==> flow/design.v <==
module keypad_decoder(
    input   wire            clk,
    input   wire    [3:0]   column,
    output  reg     [3:0]   row,
    output  reg     [3:0]   key
);
    always@(posedge clk) begin
        case (row)
            4'b0111: 
                if      (column[0] == 1'b0) key <= 4'b0001;		
                else if (column[1] == 1'b0) key <= 4'b0010;
                else if (column[2] == 1'b0) key <= 4'b0011;
                else if (column[3] == 1'b0) key <= 4'b1010;
                else row = 4'b1011;
            4'b1011: 
                if      (column[0] == 1'b0) key <= 4'B0100;
                else if (column[1] == 1'b0) key <= 4'b0101;
                else if (column[2] == 1'b0) key <= 4'b0110;
                else if (column[3] == 1'b0) key <= 4'b1011;
                else row = 4'b1101;
            4'b1101: 
                if      (column[0] == 1'b0) key <= 4'b011;
                else if (column[1] == 1'b0) key <= 4'b1000;
                else if (column[2] == 1'b0) key <= 4'b1001;
                else if (column[3] == 1'b0) key <= 4'b1100;
                else row = 4'b1110;
            4'b1110: 
                if      (column[0] == 1'b0) key <= 4'b1110;
                else if (column[1] == 1'b0) key <= 4'b0000;
                else if (column[2] == 1'b0) key <= 4'b1111;
                else if (column[3] == 1'b0) key <= 4'b1101;
                else row <= 4'b0111;
            default: row <= 4'b0111;
        endcase
    end
endmodule
======== Step by step through the tools: keypad_decoder ========
The steps from the RTL of keypad_decoder to its reports follow in flow order.
Line numbers count from 1 in the design file above.
Not given: --
inputs
  top module .............................. keypad_decoder
  clock input ............................. clk
  cell library ............................ sky130hd
  corner .................................. tt_025C_1v80

======== Elaborated design ========
Counts by Yosys on the flattened word-level netlist (proc, flatten, opt, wreduce; memories kept). Register bits leave out memories and registers merged into their read ports (data or address). Print and check cells are left out. Cells with the same type and inputs are merged into one.
word-level totals
  flip-flop bits (word level) ............. 8
  cells after elaboration ................. 63
operators by class
  muxes and demuxes ....................... 34
  eq/ne operators ......................... 24
  reductions and logical operators ........ 3
operators by type and width
  operator                                                          count
  4-bit 2-to-1 mux                                                  32
  2-bit inequality test (second input constant)                     16
  4-bit case mux with 4-bit select                                  2
  5-bit inequality test (second input constant)                     4
  16-bit AND reduction                                              1
  4-bit == test (second input constant)                             3
  5-bit AND reduction                                               1
  4-bit by 3-bit == test with 1-bit output (second input constant)  1
  4-bit nonzero test                                                1

======== Longest topological paths ========
Depth = most cells in a row (Yosys ltp): at word level without a register or memory, in the mapped netlist without a sequential cell, where the memories' decode and read muxes count.
logic depth
  word-level depth ........................ 5
  ABC_AREA ................................ 0
  gate-level depth with buffers ........... 4
  depth with buffers taken out ............ 3

======== After synthesis ========
Yosys stat after the flow's synthesis: flattened, memories mapped to cells. It holds for the ABC_AREA given above (unset counts as 0); a run with the other value may have another netlist.
Totals and module areas in this step are rounded.
synthesis totals
  cells in the netlist .................... 42
  cell area after synthesis ............... 0.000508 mm²
  sequential area ......................... 0.00024 mm²
  flip-flops .............................. 8
  buffer cells ............................ 3
cells by type
  type                       count
  sky130_fd_sc_hd__edfxtp_1  8
  sky130_fd_sc_hd__nand4b_4  1
  sky130_fd_sc_hd__nand4b_1  2
  sky130_fd_sc_hd__and2b_1   2
  sky130_fd_sc_hd__buf_4     2
  sky130_fd_sc_hd__o21bai_1  2
  sky130_fd_sc_hd__buf_6     1
  sky130_fd_sc_hd__nand2_1   3
  sky130_fd_sc_hd__o2111a_1  1
  sky130_fd_sc_hd__o221a_2   1
  sky130_fd_sc_hd__a221o_1   1
  sky130_fd_sc_hd__a222oi_1  1
  sky130_fd_sc_hd__a32o_1    1
  sky130_fd_sc_hd__a32oi_1   1
  sky130_fd_sc_hd__and2_4    1
  sky130_fd_sc_hd__or3b_1    1
  sky130_fd_sc_hd__xnor2_1   1
  sky130_fd_sc_hd__a211oi_1  1
Not listed: further types 10, cells in them 11.

======== Worst setup path after synthesis ========
Path of least setup slack by OpenSTA after synthesis, without wires, with an ideal clock, recovery checks aside; 20% of the period is set as input and as output delay. Where synthesis merged equal registers, the netlist keeps one of their names.
path post-synthesis
  kind .................................... register -> register
  start ................................... register row[1]
  end ..................................... register key[0]
  time at the first pin ................... 0.000 ns
  stages on the path ...................... 5
  period .................................. 1.94 ns
  path slack .............................. 0.294 ns
  setup time .............................. 0.349 ns
  data required time ...................... 1.591 ns
  delay of the path ....................... 1.647 ns
  arrival ................................. 1.298 ns
  period reached after synthesis .......... 1.646 ns
"delay of the path" is the arrival time less input delay plus setup time.
"stages on the path": output pins that drive a net of the path, with the launching flip-flop's if there is one; two outputs of one cell count as two.
"period reached after synthesis" = period - worst setup slack (recovery checks aside). The figure is calculated, with input and output delays left at 20% of the set period.
Between the ends stands the longest chain of elaborated cells between them, by number of cells; it is not shown to be the way that was timed. Of several equally long chains one is given.
Each line given opens the expression or statement behind the cell; cells for indexed reads and writes are added by Yosys, which also makes memories of some case tables.
A register here has more assigning lines than the two given.
Only ways into the end's enable, where the timed path ends, are counted here.
between the ends, post-synthesis
  path through ............................ sky130_fd_sc_hd__edfxtp_1 sky130_fd_sc_hd__buf_4 sky130_fd_sc_hd__and2b_1 sky130_fd_sc_hd__o21bai_1 sky130_fd_sc_hd__a32oi_1
  cells in the longest elaborated chain ... 3
ends and longest elaborated chain, post-synthesis
  what                 RTL line  text
  start: declaration   4         output  reg     [3:0]   row,
  start: assignment    14        else row = 4'b1011;
  start: assignment    20        else row = 4'b1101;
  4-bit == test        8         case (row)
  4-bit nonzero test   --
  5-bit AND reduction  --
  end: assignment      10        if (column[0] == 1'b0) key <= 4'b0001;
  end: assignment      11        else if (column[1] == 1'b0) key <= 4'b0010;
  end: declaration     5         output  reg     [3:0]   key

======== Timing after layout ========
Path of least setup slack in the final report of run 1 (OpenROAD, finished layout, wires in). Where an end is a register, its clock arrival counts in the times.
path after layout
  kind .................................... input -> register
  start ................................... input port column[0]
  end ..................................... register key[1]
  data required time ...................... 2.74 ns
  setup time .............................. 0.35 ns
  arrival ................................. 1.78 ns
  path slack .............................. 0.96 ns
  input delay ............................. 0.57 ns
  stages on the path ...................... 3
  time at the first pin ................... 0.57 ns
  period .................................. 2.84 ns
Between the ends stands the longest chain of elaborated cells between them, by number of cells; it is not shown to be the way that was timed. Of several equally long chains one is given.
A register here has more assigning lines than the two given.
Only ways into the end's enable, where the timed path ends, are counted here.
between the ends, after layout
  path through ............................ sky130_fd_sc_hd__clkdlybuf4s50_1 sky130_fd_sc_hd__and3_2 sky130_fd_sc_hd__a32oi_1
  cells in the longest elaborated chain ... 2
ends and longest elaborated chain, after layout
  what                   RTL line  text
  start: declaration     3         input   wire    [3:0]   column,
  5-bit inequality test  --
  5-bit AND reduction    --
  end: assignment        10        if (column[0] == 1'b0) key <= 4'b0001;
  end: assignment        11        else if (column[1] == 1'b0) key <= 4'b0010;
  end: declaration       5         output  reg     [3:0]   key

Data sheet: physical implementation of keypad_decoder

keypad_decoder through Yosys and OpenROAD on sky130hd: 2 stored runs, unordered, with their settings and measured results. The constraints put input and output delay at 20% of the set period each and load the outputs with 0.01 pF.
Values from the reports are rounded here.

---- run 1 ----
settings
  period_ns = 2.84
  CORE_UTILIZATION = 29
  PLACE_DENSITY_LB_ADDON = 0.04
  TNS_END_PERCENT = 65
  GPL_TIMING_DRIVEN = 0
  GPL_ROUTABILITY_DRIVEN = 1
  CTS_CLUSTER_SIZE = 78
  CTS_CLUSTER_DIAMETER = 47
  MIN_ROUTING_LAYER = met2
  CAP_MARGIN = 20
  CORE_MARGIN = 2
  SLEW_MARGIN = 20
results
  worst-case hold slack ................... 0.732 ns
  full die area ........................... 0.0021 mm²
  standard-cell area of the final layout .. 0.000672 mm²
  post-route utilization .................. 39.8%
  smallest setup slack .................... 0.955 ns
  Yosys chip area after synthesis ......... 0.000508 mm²

---- run 2 ----
settings
  period_ns = 1.66
  SETUP_SLACK_MARGIN = 0.2
  CAP_MARGIN = 20
  CORE_MARGIN = 2
  CORE_UTILIZATION = 40
  SLEW_MARGIN = 20
results
  worst-case hold slack ................... 0.876 ns
  full die area ........................... 0.00157 mm²
  standard-cell area of the final layout .. 0.000911 mm²
  post-route utilization .................. 79.8%
  smallest setup slack .................... 0.052 ns
  Yosys chip area after synthesis ......... 0.000508 mm²
